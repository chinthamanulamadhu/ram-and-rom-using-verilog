==> flow/design.v <==
module ram (
    input [1:0] address,       
    input [7:0] data_in,       
    input write_enable,        
    input clk,                 
    output reg [7:0] data_out  
);
    reg [7:0] memory [3:0];    
    always @(posedge clk) begin
        if (write_enable) begin
            memory[address] <= data_in;   
        end else begin
            data_out <= memory[address];   
        end
    end
endmodule
## From RTL to reports: ram

What the tools print for ram, step after step.
Line numbers count from 1 in the design file above.
Operators carry their Yosys type and port widths (W data, S select, Z words).
Cell names lack the library's common part.
A cell with n/a has no value.

- Top module: ram
- Clock: clk
- Cell library: sky130hd
- Corner: tt_025C_1v80

## Word level

Source: Yosys, flattened and elaborated, memories not mapped. Widths are those after wreduce; folded enables and synchronous resets count as part of the registers. Registers that Yosys merges into a memory's read port (data or address) are not register bits. Print and check cells do not count. Equal cells are merged and count once.
Memory sizes are those after Yosys's memory passes, which may raise the word count (mostly to a power of two), join words into wider ones and drop unused or constant bits.

- Memory bits (writable): 32
- Output and inout port bits: 8
- Input bits: 12
- Word-level cells: 5
- Register bits: 0
- Memories: 1
- Word width x clocked read ports: 8

Memory list:

| memory | depth | width | read ports | wr ports | RTL line | source |
|---|---|---|---|---|---|---|
| memory | 4 | 8 | 1 | 1 | 8 | `reg [7:0] memory [3:0];` |

- Mux-type cells: 3
- Reduce/logical cells: 1

Operator list:

| cell | count |
|---|---|
| $mux W8 | 1 |
| $mux W2 | 1 |
| $logic_not A1 Y1 | 1 |
| $mux W1 | 1 |

## Depth

Depth = most cells in a row (Yosys ltp): at word level without a register or memory, in the mapped netlist without a sequential cell, where the memories' decode and read muxes count.

- Word-level depth: 1
- ABC_AREA: 0
- Mapped depth: 2
- Mapped depth without buffers: 1

## Mapped cells and area

The flow's flattened synthesis, as Yosys stat reports it; memories are mapped. The netlist is that of the ABC_AREA named above (0 if unset); the other value can give another one.
The area totals of this step are shown rounded.

- Flip-flop cells: 40
- Buffers: 2
- Cells in the netlist: 55
- Chip area (Yosys): 1440 um^2
- Sequential area: 1200 um^2

Cells by type:

| cell type | count | area in all (um^2) |
|---|---|---|
| edfxtp_1 | 40 | 1.2E+03 |
| mux4_2 | 6 | 135.13 |
| mux4_1 | 2 | 52.55 |
| and3b_2 | 2 | 20.019 |
| buf_6 | 1 | 11.261 |
| and3_2 | 1 | 7.507 |
| nor3b_1 | 1 | 7.507 |
| buf_2 | 1 | 5.005 |
| inv_1 | 1 | 3.754 |

## Worst setup path after synthesis

Source: OpenSTA report_checks on the synthesized netlist (no wires, ideal clock, input and output delay 20% of the period each), path of least setup slack; recovery checks are left aside. Register names are those of the netlist, which keeps one name where synthesis merged equal registers.

- Path kind: input-to-reg
- Start point: in address[1]
- End point: mem memory[0][0]
- Driving pins on the path: 2
- Clock period: 3020 ps
- Arrival: 1460 ps
- Path buffers: 1
- Time at the first pin: 604 ps
- Delay of the path: 1241 ps
- External input delay: 604 ps
- Setup time: 385 ps
- Path slack: 1174 ps
- Data required time: 2635 ps
- Synthesis period reached: 1846 ps

"delay of the path" is the arrival time less input delay plus setup time.
"driving pins on the path" counts driving pins, that of a launching flip-flop among them; a cell with two outputs on the path counts twice.
"synthesis period reached" = period - worst setup slack (recovery checks aside). The figure is calculated, with input and output delays left at 20% of the set period.
Between the ends stands the longest chain of elaborated cells between them, by number of cells; it is not shown to be the way that was timed. Of several equally long chains one is given.
Each line given opens the expression or statement behind the cell; cells for indexed reads and writes are added by Yosys, which also makes memories of some case tables.

- Cells stage by stage: buf_2 -> nor3b_1
- Cells in the longest elaborated chain: 1
- Elaborated cells on any way between the ends: 1
- RTL lines with such cells: 1
- Those cells by class: 1 x mux

RTL lines, path after synthesis:

| what | RTL line | source |
|---|---|---|
| start, declared | 2 | `input [1:0] address,` |
| $mux W2 | 10 | `if (write_enable) begin` |
| end, declared | 8 | `reg [7:0] memory [3:0];` |

## Path in the finished layout

Path of least setup slack in the final report of run 1 (OpenROAD, finished layout, wires in). Where an end is a register, its clock arrival counts in the times.
The report prints the path's times to 10 ps; the period is as set.

- Path kind: input-to-reg
- Start point: in address[1]
- End point: mem memory[0][3]
- Path buffers: 2
- Driving pins on the path: 3
- Data required time: 2000 ps
- Time at the first pin: 410 ps
- Setup time: 350 ps
- Arrival: 1600 ps
- Clock period: 2040 ps
- External input delay: 410 ps
- Path slack: 400 ps

Between the ends stands the longest chain of elaborated cells between them, by number of cells; it is not shown to be the way that was timed. Of several equally long chains one is given.

- Cells stage by stage: clkdlybuf4s50_1 -> buf_2 -> nor3b_4
- Cells in the longest elaborated chain: 1
- Elaborated cells on any way between the ends: 1
- RTL lines with such cells: 1
- Those cells by class: 1 x mux

RTL lines, path post-layout:

| what | RTL line | source |
|---|---|---|
| start, declared | 2 | `input [1:0] address,` |
| $mux W2 | 10 | `if (write_enable) begin` |
| end, declared | 8 | `reg [7:0] memory [3:0];` |

Lab notebook: ram

Measured data: module ram, platform sky130hd, 2 stored runs of the flow under differing settings, order arbitrary. Input and output delays are each 20% of the period that was set; the output load is 0.01 pF.
"achieved clock period" means the clock period less the worst setup slack. The figure is calculated, with input and output delays left at 20% of the set period.
"time on the worst setup path" means the part of the period allowed to the worst setup path (the constraints hold back 20% at inputs and 20% at outputs) less its slack; where the path has registers, the arrival times of their clocks count too.
By "total power after layout" is meant OpenSTA's value without simulated activity: inputs other than the clock are taken to toggle once in ten clock periods, and the tool carries that through the logic.
"time on the worst setup path" is known to 10 ps.
The measured numbers are rounded.

### Run 1

==> flow/run.sh <==
#!/bin/bash
# the make line also repeats the synthesis and layout settings of config.mk as NAME=value (left out here)
make -C /OpenROAD-flow-scripts/flow DESIGN_CONFIG=/design/flow/config.mk WORK_HOME=/design/flow/orfs CLKGATE_MAP_FILE= finish
==> flow/config.mk <==
export PLATFORM = sky130hd
export DESIGN_NAME = ram
export DESIGN_NICKNAME = ram
export VERILOG_FILES = /design/flow/design.v
export SDC_FILE = /design/flow/constraint.sdc
export NUM_CORES = 4
export LEC_CHECK = 0
export CAP_MARGIN = 20
export CELL_PAD_IN_SITES_DETAIL_PLACEMENT = 2
export CELL_PAD_IN_SITES_GLOBAL_PLACEMENT = 2
export CORE_MARGIN = 2
export CORE_UTILIZATION = 46
export CTS_CLUSTER_SIZE = 78
export GPL_TIMING_DRIVEN = 0
export MIN_ROUTING_LAYER = met1
export PLACE_DENSITY_LB_ADDON = 0.08
export SETUP_SLACK_MARGIN = 0.25
export SLEW_MARGIN = 20
==> flow/constraint.sdc <==
create_clock -name core_clock -period 2.04 [get_ports {clk}]
set_input_delay 0.4080 -clock core_clock [delete_from_list [all_inputs] [get_ports {clk}]]
set_output_delay 0.4080 -clock core_clock [all_outputs]
set_load 0.01 [all_outputs]

Results of run 1:
- Post-route setup TNS: 0 ps
- Area inside the die boundary: 3600 um^2
- Time on the worst setup path: 1230 ps
- Class of the worst setup path: input-to-reg
- Final worst hold slack: 640 ps
- Post-route utilization: 57.6%
- Lowest setup slack: 400 ps
- Achieved clock period: 1640 ps
- Chip area in the Yosys report: 1440 um^2
- Total power after layout: 1.42 mW
- Standard-cell area after routing: 1750 um^2

### Run 2

==> flow/run.sh <==
#!/bin/bash
# the make line also repeats the synthesis and layout settings of config.mk as NAME=value (left out here)
make -C /OpenROAD-flow-scripts/flow DESIGN_CONFIG=/design/flow/config.mk WORK_HOME=/design/flow/orfs CLKGATE_MAP_FILE= finish
==> flow/config.mk <==
export PLATFORM = sky130hd
export DESIGN_NAME = ram
export DESIGN_NICKNAME = ram
export VERILOG_FILES = /design/flow/design.v
export SDC_FILE = /design/flow/constraint.sdc
export NUM_CORES = 4
export LEC_CHECK = 0
export CAP_MARGIN = 20
export CORE_MARGIN = 2
export CORE_UTILIZATION = 40
export SLEW_MARGIN = 20
==> flow/constraint.sdc <==
create_clock -name core_clock -period 2.26 [get_ports {clk}]
set_input_delay 0.4520 -clock core_clock [delete_from_list [all_inputs] [get_ports {clk}]]
set_output_delay 0.4520 -clock core_clock [all_outputs]
set_load 0.01 [all_outputs]

Results of run 2:
- Post-route setup TNS: 0 ps
- Area inside the die boundary: 4110 um^2
- Time on the worst setup path: 1230 ps
- Class of the worst setup path: reg-to-output
- Final worst hold slack: 623 ps
- Post-route utilization: 52.5%
- Lowest setup slack: 578 ps
- Achieved clock period: 1682 ps
- Chip area in the Yosys report: 1440 um^2
- Total power after layout: 1.41 mW
- Standard-cell area after routing: 1780 um^2
